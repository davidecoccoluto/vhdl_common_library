==> flow/design.v <==
`timescale 1ns / 1ps
module first_order_sigma_delta_dac(
    input logic clk,
    input logic rst_n,
    input logic signed[15:0] din,
    input logic din_valid,
    output logic dac_out
    );
logic signed[19:0] din_reg, feedback, sum1_reg;
begin
    always_ff@(posedge clk) begin
        if(!rst_n) begin
            din_reg <= 0;
            sum1_reg <= 0;
        end else begin
            if(din_valid) din_reg <= $signed(din);
            sum1_reg <= sum1_reg + din_reg - feedback;
        end
    end
    always_comb
        if(sum1_reg >= 0) begin
            feedback <= 2**16;
            dac_out <= 1;
        end else begin
            feedback <= - (2**16);
            dac_out <= 0;
        end
    end
endmodule
# ---- Reports on first_order_sigma_delta_dac
# Tool output for the design above, in the order of the flow.
# Line numbers count from 1 in the design file above.
# Operators carry their Yosys type and port widths (W data, S select, Z words).
# Cell names lack the library's common part.
# A cell with -- has no value.
dict set report setup {
  top_module {first_order_sigma_delta_dac}
  clock_port {clk}
  library {sky130hd}
  pvt_corner {tt_025C_1v80}
}

# ---- Word level
# Yosys after proc, flatten, opt, wreduce and memory -nomap, before mapping. Enables and synchronous resets that opt folds into registers are not counted as muxes. Memory bits, and registers merged into a memory's read port (data or address), are not among the register bits. Print and check cells are not counted. Equal cells are merged and count once.
dict set report word_totals {
  ff_bits 36
  output_inout_bits 1
}
dict set report op_classes {
  add_sub_neg 2
  cmp 1
  n_mux 2
}
# operator count
set op_table {}
lappend op_table {{$ge A20 B1 Y1 const B} 1}
lappend op_table {{$add A20 B16 Y20} 1}
lappend op_table {{$sub A20 B20 Y20} 1}
lappend op_table {{$mux W20} 1}
lappend op_table {{$mux W1} 1}

# ---- Logic depth
# Yosys ltp: most cells in a row. Word level: on the elaborated netlist, between registers, memories and ports. Mapped: between sequential cells and ports; inverters and the memories' decode and read muxes count.
dict set report depth {
  depth_word 3
  abc_area 1
  depth_mapped 15
  ltp_nobuf 15
}

# ---- Synthesis result
# Yosys stat after the flow's synthesis: flattened, memories mapped to cells. It holds for the ABC_AREA given above (unset counts as 0); a run with the other value may have another netlist.
dict set report synth_totals {
  sequential_area_mm2 0.0007207
  buffers 7
  stdcells 407
  synth_area_mm2 0.0026726
  ffs 36
}
# cell_type count area_total_um2
set types {}
lappend types {dfxtp_1 36 720.691}
lappend types {ha_1 36 450.432}
lappend types {inv_1 104 390.374}
lappend types {nand2_1 82 307.795}
lappend types {a21oi_1 41 205.197}
lappend types {o21ai_0 26 130.125}
lappend types {nor2_1 32 120.115}
lappend types {nand3_1 14 70.067}
lappend types {nand2_2 7 43.792}
lappend types {fa_1 2 40.038}
lappend types {nand3_2 3 30.029}
lappend types {nor2_2 4 25.024}
lappend types {clkbuf_1 6 22.522}
lappend types {a21oi_2 2 17.517}
lappend types {xor2_1 2 17.517}
lappend types {buf_6 1 11.261}
lappend types {nor2_4 1 11.261}
lappend types {nor3_2 1 10.01}
# Not listed: further types 7, cells in them 7.

# ---- Timing after synthesis
# OpenSTA on the mapped netlist: ideal clock, no wires. The path of least setup slack (recovery checks aside). Input and output delay are each 20% of the period. Register names are those of the netlist, which keeps one name where synthesis merged equal registers.
dict set report synth_path {
  kind {reg-to-reg}
  startpoint {register din_reg[15]}
  endpoint {register sum1_reg[19]}
  slack_ps 680
  period_ps 2720
  t_required_ps 2607
  setup_ps 113
  t_arrival_ps 1927
  delay_ps 2040
  stages 13
  synth_period_reached_ps 2040
}
# "delay_ps" is the arrival time less input delay plus setup time.
# "stages" counts driving pins, that of a launching flip-flop among them; a cell with two outputs on the path counts twice.
# "synth_period_reached_ps" is the clock period less the worst setup slack; recovery checks do not enter. This is arithmetic on one report: input and output delays are still those of the set period (20% each).
# The rows between start and end are the longest chain of elaborated cells between them; the timing report does not say that the signal goes this way. Where chains are equally long, one stands for them.
# A line is the first line of the expression or statement that the cell stems from. Yosys adds cells for indexed reads and writes and turns some case tables into memories.
dict set report synth_between {
  cell_sequence {dfxtp_1 inv_1 fa_1 inv_1 ha_1 nand2_1 nor2_1 and2_1 nand3b_1 nand3_1 nand2_1 nand2_1 nor2_1}
  elab_chain_cells 2
  cone_cells 2
  classes_between {2 x add/sub}
}
# element line_no
set synth_rtl {}
lappend synth_rtl {{from (decl)} 9} ;# logic signed[19:0] din_reg, feedback, sum1_reg;
lappend synth_rtl {{from (assign)} 13} ;# din_reg <= 0;
lappend synth_rtl {{from (assign)} 16} ;# if(din_valid) din_reg <= $signed(din);
lappend synth_rtl {{$add A20 B16 Y20} 17} ;# sum1_reg <= sum1_reg + din_reg - feedback;
lappend synth_rtl {{$sub A20 B20 Y20} 17}
lappend synth_rtl {{to (assign)} 14} ;# sum1_reg <= 0;
lappend synth_rtl {{to (assign)} 17}
lappend synth_rtl {{to (decl)} 9}

# ---- Path in the finished layout
# From the final timing report of run 2: the path of least setup slack in the routed layout; clock arrival at registers is part of the times.
# The path's times are printed in steps of 10 ps; the period is the one set.
dict set report layout_path {
  kind {reg-to-reg}
  startpoint {register sum1_reg[19]}
  endpoint {register sum1_reg[18]}
  t_arrival_ps 2170
  stages 9
  period_ps 2290
  t_required_ps 2470
  setup_ps 100
  slack_ps 300
}
# The rows between start and end are the longest chain of elaborated cells between them; the timing report does not say that the signal goes this way. Where chains are equally long, one stands for them.
dict set report layout_between {
  cell_sequence {dfxtp_2 inv_2 fa_1 ha_4 nand2_2 nor4_4 nand2_2 a21oi_1 nor2_1}
  elab_chain_cells 3
  cone_cells 3
  classes_between {1 x add/sub; 1 x compare; 1 x mux}
}
# element line_no
set layout_rtl {}
lappend layout_rtl {{from (decl)} 9} ;# logic signed[19:0] din_reg, feedback, sum1_reg;
lappend layout_rtl {{from (assign)} 14} ;# sum1_reg <= 0;
lappend layout_rtl {{from (assign)} 17} ;# sum1_reg <= sum1_reg + din_reg - feedback;
lappend layout_rtl {{$ge A20 B1 Y1} 21} ;# if(sum1_reg >= 0) begin
lappend layout_rtl {{$mux W20} 21}
lappend layout_rtl {{$sub A20 B20 Y20} 17}
lappend layout_rtl {{to (assign)} 14}
lappend layout_rtl {{to (assign)} 17}
lappend layout_rtl {{to (decl)} 9}

Hand-over note for first_order_sigma_delta_dac

Settings and measured results of 2 stored flow runs for module first_order_sigma_delta_dac (sky130hd), not sorted in any way. The constraints put input and output delay at 20% of the set period each and load the outputs with 0.01 pF.
By "achievedPeriod_ps" is meant the clock period of the run minus its worst setup slack. This is arithmetic on one report: input and output delays are still those of the set period (20% each).
By "worst_path_allowed_less_slack_ps" is meant the share of the clock period that the worst setup path is allowed (20% is reserved at inputs, 20% at outputs), minus its slack. Clock arrival times at its registers enter into it.
"power.total_mw" is the tool's figure for a default switching activity; nothing was simulated.
"worst_path_allowed_less_slack_ps" is given in steps of 10 ps.

[flow] run 1: files
==> flow/run.sh <==
#!/bin/bash
# the make line also repeats the synthesis and layout settings of config.mk as NAME=value (left out here)
make -C /OpenROAD-flow-scripts/flow DESIGN_CONFIG=/design/flow/config.mk WORK_HOME=/design/flow/orfs CLKGATE_MAP_FILE= finish
==> flow/config.mk <==
export PLATFORM = sky130hd
export DESIGN_NAME = first_order_sigma_delta_dac
export DESIGN_NICKNAME = first_order_sigma_delta_dac
export VERILOG_FILES = /design/flow/design.v
export SDC_FILE = /design/flow/constraint.sdc
export NUM_CORES = 4
export LEC_CHECK = 0
export CAP_MARGIN = 20
export CELL_PAD_IN_SITES_GLOBAL_PLACEMENT = 3
export CORE_MARGIN = 2
export CORE_UTILIZATION = 47
export CTS_CLUSTER_DIAMETER = 188
export GPL_TIMING_DRIVEN = 1
export MAX_ROUTING_LAYER = met4
export PLACE_DENSITY_LB_ADDON = 0.16
export SLEW_MARGIN = 20
export TNS_END_PERCENT = 20
==> flow/constraint.sdc <==
create_clock -name core_clock -period 2.82 [get_ports {clk}]
set_input_delay 0.5640 -clock core_clock [delete_from_list [all_inputs] [get_ports {clk}]]
set_output_delay 0.5640 -clock core_clock [all_outputs]
set_load 0.01 [all_outputs]

[flow] run 1: incomplete, placement halted on FLW-0024

[flow] run 2: files
==> flow/run.sh <==
#!/bin/bash
# the make line also repeats the synthesis and layout settings of config.mk as NAME=value (left out here)
make -C /OpenROAD-flow-scripts/flow DESIGN_CONFIG=/design/flow/config.mk WORK_HOME=/design/flow/orfs CLKGATE_MAP_FILE= finish
==> flow/config.mk <==
export PLATFORM = sky130hd
export DESIGN_NAME = first_order_sigma_delta_dac
export DESIGN_NICKNAME = first_order_sigma_delta_dac
export VERILOG_FILES = /design/flow/design.v
export SDC_FILE = /design/flow/constraint.sdc
export NUM_CORES = 4
export LEC_CHECK = 0
export ABC_AREA = 1
export CAP_MARGIN = 15
export CELL_PAD_IN_SITES_GLOBAL_PLACEMENT = 3
export CORE_ASPECT_RATIO = 0.53
export CORE_MARGIN = 3
export CORE_UTILIZATION = 22
export CTS_CLUSTER_DIAMETER = 289
export CTS_CLUSTER_SIZE = 40
export PLACE_DENSITY_LB_ADDON = 0.03
export SETUP_SLACK_MARGIN = 0.68
export SLEW_MARGIN = 15
export TNS_END_PERCENT = 5
==> flow/constraint.sdc <==
create_clock -name core_clock -period 2.29 [get_ports {clk}]
set_input_delay 0.4580 -clock core_clock [delete_from_list [all_inputs] [get_ports {clk}]]
set_output_delay 0.4580 -clock core_clock [all_outputs]
set_load 0.01 [all_outputs]

[flow] run 2: metrics
[metrics] layout_utilization_pct = 29.8
[metrics] cell_area_final_mm2 = 0.0034283
[metrics] power.total_mw = 5.391
[metrics] fin_hold_ws_ps = 462
[metrics] yosys_chip_area_mm2 = 0.0026726
[metrics] tns_setup_ps = 0
[metrics] achievedPeriod_ps = 1991
[metrics] fin_ws_ps = 299
[metrics] total_die_area_mm2 = 0.0135737
[metrics] worst_path_allowed_less_slack_ps = 1990
[metrics] critical_path_kind = reg-to-reg

End of note.
