==> flow/design.v <==
`timescale 1ns / 1ps
module second_order_sigma_delta_dac(
    input logic clk,
    input logic rst_n,
    input logic[15:0] din,
    input logic din_valid,
    output logic dac_out
    );
logic signed[19:0] din_reg, feedback, sum1, sum1_reg,sum2,sum2_reg;
always_ff@(posedge clk) begin
    if(!rst_n) begin
        din_reg <= 0;
        sum1_reg <= 0;
        sum2_reg <= 0;
    end else begin
        if(din_valid) din_reg <= $signed(din);
        sum1_reg <= sum1;
        sum2_reg <= sum2;        
    end
end
    always_comb begin
        sum1 <= sum1_reg + din_reg - feedback;
        sum2 <= sum2_reg + sum1    - feedback;
        if(sum2_reg >= 0) begin
            feedback <= $signed(2**16);
            dac_out <= 1;
        end else begin
            feedback <= $signed(-(2**16));
            dac_out <= 0;
        end
    end
endmodule
Tool chain data of second_order_sigma_delta_dac --
The steps from the RTL of second_order_sigma_delta_dac to its reports follow in flow order. Lines are those of the file above, counted from 1. Cell names lack the library's common part. The mark n/a stands for no value.
Set-up: design top second_order_sigma_delta_dac, clock port clk, standard-cell library sky130hd, library corner tt_025C_1v80

Word level --
Source: Yosys, flattened and elaborated, memories not mapped. Widths are those after wreduce; folded enables and synchronous resets count as part of the registers. Registers that Yosys merges into a memory's read port (data or address) are not register bits. Print and check cells do not count. Equal cells are merged and count once.
Cells by class: add/subtract/negate cells 4, order comparisons 1, mux-type cells 2
Operator list (number):
- 20-bit subtractor | 2
- 20-bit by 1-bit >= comparator with 1-bit output (second input constant) | 1
- 20-bit by 16-bit adder with 20-bit output | 1
- 20-bit adder | 1
- 20-bit two-way mux | 1
- 1-bit two-way mux | 1
Storage and ports: register bits after elaboration 56, input bits 19, output and inout port bits 1, cells after elaboration 10

Longest topological paths --
Longest topological path by Yosys (ltp), each cell counted once; first at word level (registers and memories cut), then after technology mapping (sequential cells cut; the memories' decode and read muxes count).
Logic depth: depth after elaboration 5, ABC_AREA 0, gate-level depth with buffers 21, mapped depth without buffers 20

After synthesis --
Yosys stat after the flow's synthesis: flattened, memories mapped to cells. It holds for the ABC_AREA given above (unset counts as 0); a run with the other value may have another netlist.
Mapped netlist: cell count 528, cell area after synthesis 4324.1 µm², sequential area 1121.1 µm², mapped flip-flops 56
Cells by type (number):
- dfxtp_1 | 56
- ha_1 | 71
- inv_1 | 118
- nor2_1 | 58
- mux2i_1 | 17
- xnor2_1 | 16
- a21o_1 | 18
- xor2_1 | 15
- a21oi_1 | 26
- fa_1 | 4
- o21ai_0 | 13
- nand2_1 | 16
- a31oi_1 | 9
- a2111oi_4 | 2
- o21a_1 | 6
- clkbuf_1 | 10
- nor2b_1 | 6
- and2_1 | 5
Not listed: further types 33, cells in them 62.

Worst setup path after synthesis --
OpenSTA on the mapped netlist: ideal clock, no wires. The path of least setup slack (recovery checks aside). Input and output delay are each 20% of the period. Register names are those of the netlist, which keeps one name where synthesis merged equal registers.
Path post-synthesis: path type reg2reg, start point register din_reg[3], end point register sum2_reg[19], period 4880 ps, library setup time 132 ps, launch time at the first pin 0 ps, arrival 4150 ps, required time 4748 ps, setup slack 598 ps, delay of the path 4282 ps, driving pins on the path 21, path buffers 0, synthesis period reached 4282 ps
"delay of the path" is the arrival time less input delay plus setup time. "driving pins on the path" counts driving pins, that of a launching flip-flop among them; a cell with two outputs on the path counts twice. "synthesis period reached" is the clock period less the worst setup slack; recovery checks do not enter. This is arithmetic on one report: input and output delays are still those of the set period (20% each). Between the ends stands the longest chain of elaborated cells between them, by number of cells; it is not shown to be the way that was timed. Of several equally long chains one is given. Each line given opens the expression or statement behind the cell; cells for indexed reads and writes are added by Yosys, which also makes memories of some case tables.
Between the ends, post-synthesis: cell sequence dfxtp_1 -> inv_1 -> ha_1 -> inv_1 -> ha_1 -> o21a_1 -> nor2b_1 -> a21oi_1 -> o21ai_1 -> a221o_1 -> xnor2_1 -> fa_1 -> inv_1 -> ha_1 -> and3_1 -> o211a_4 -> a221o_1 -> a21o_1 -> a211oi_2 -> or3_1 -> a21oi_1, cells in the longest elaborated chain 4, elaborated cells on any way between the ends 4, RTL lines with such cells 2, those cells by class add/sub (4)
RTL lines, path post-synthesis:
- start: declaration | RTL line 9 | logic signed[19:0] din_reg, feedback, sum1, sum1_reg,sum2,sum2_reg;
- start: assignment | RTL line 12 | din_reg <= 0;
- start: assignment | RTL line 16 | if(din_valid) din_reg <= $signed(din);
- 20-bit by 16-bit adder with 20-bit output | RTL line 22 | sum1 <= sum1_reg + din_reg - feedback;
- 20-bit subtractor | RTL line 22
- 20-bit adder | RTL line 23 | sum2 <= sum2_reg + sum1    - feedback;
- 20-bit subtractor | RTL line 23
- end: assignment | RTL line 14 | sum2_reg <= 0;
- end: assignment | RTL line 18 | sum2_reg <= sum2;
- end: declaration | RTL line 9

Path in the finished layout --
From the final timing report of run 1: the path of least setup slack in the routed layout; clock arrival at registers is part of the times. The path's times are printed in steps of 10 ps; the period is the one set.
Path post-layout: path type reg2reg, start point register din_reg[3], end point register sum2_reg[19], period 7620 ps, library setup time 150 ps, launch time at the first pin 310 ps, arrival 4900 ps, required time 7800 ps, setup slack 2900 ps, driving pins on the path 21, path buffers 0
Between the ends stands the longest chain of elaborated cells between them, by number of cells; it is not shown to be the way that was timed. Of several equally long chains one is given.
Between the ends, post-layout: cell sequence dfxtp_1 -> inv_1 -> ha_1 -> inv_1 -> ha_1 -> o21a_1 -> nor2b_1 -> a21oi_1 -> o21ai_1 -> a221o_1 -> xnor2_1 -> fa_1 -> inv_1 -> ha_1 -> and3_1 -> o211a_4 -> a221o_1 -> a21o_1 -> a211oi_2 -> or3_1 -> a21oi_1, cells in the longest elaborated chain 4, elaborated cells on any way between the ends 4, RTL lines with such cells 2, those cells by class add/sub (4)
RTL lines, path post-layout:
- start: declaration | RTL line 9 | logic signed[19:0] din_reg, feedback, sum1, sum1_reg,sum2,sum2_reg;
- start: assignment | RTL line 12 | din_reg <= 0;
- start: assignment | RTL line 16 | if(din_valid) din_reg <= $signed(din);
- 20-bit by 16-bit adder with 20-bit output | RTL line 22 | sum1 <= sum1_reg + din_reg - feedback;
- 20-bit subtractor | RTL line 22
- 20-bit adder | RTL line 23 | sum2 <= sum2_reg + sum1    - feedback;
- 20-bit subtractor | RTL line 23
- end: assignment | RTL line 14 | sum2_reg <= 0;
- end: assignment | RTL line 18 | sum2_reg <= sum2;
- end: declaration | RTL line 9

Stored flow runs of second_order_sigma_delta_dac (2 of them; Yosys, OpenROAD, sky130hd). They differ in their settings and are not a sequence. Constraints: input delay and output delay 20% of the set period each, output load 0.01 pF.
"reached clock period" means the clock period less the worst setup slack. The figure is calculated, with input and output delays left at 20% of the set period.
"critical setup path time" = time allowed to the worst setup path (clock period - input delay - output delay, where it has them) - its slack; a late launch clock adds to it, a late capture clock takes from it.
"critical setup path time" is given in steps of 10 ps.

* Run 1 | settings: period_ns 7.62; CAP_MARGIN 20; CORE_MARGIN 2; CORE_UTILIZATION 40; SLEW_MARGIN 20 | results: standard-cell area of the final layout 4720.8 µm²; synthesized cell area 4324.1 µm²; reached clock period 4723 ps; worst setup slack after layout 2897 ps; critical setup path time 4720 ps; worst path kind reg2reg; area of the die 11657.5 µm²
* Run 2 | settings: period_ns 7.1; CORE_UTILIZATION 55; SETUP_SLACK_MARGIN 0.84; PLACE_DENSITY_LB_ADDON 0.16; CORE_ASPECT_RATIO 1.13; GPL_TIMING_DRIVEN 1; CTS_CLUSTER_SIZE 96; SLEW_MARGIN 0; MAX_ROUTING_LAYER met5; CAP_MARGIN 20; CORE_MARGIN 2 | results: standard-cell area of the final layout 4670.7 µm²; synthesized cell area 4324.1 µm²; reached clock period 4710 ps; worst setup slack after layout 2390 ps; critical setup path time 4710 ps; worst path kind reg2reg; area of the die 8588.5 µm²
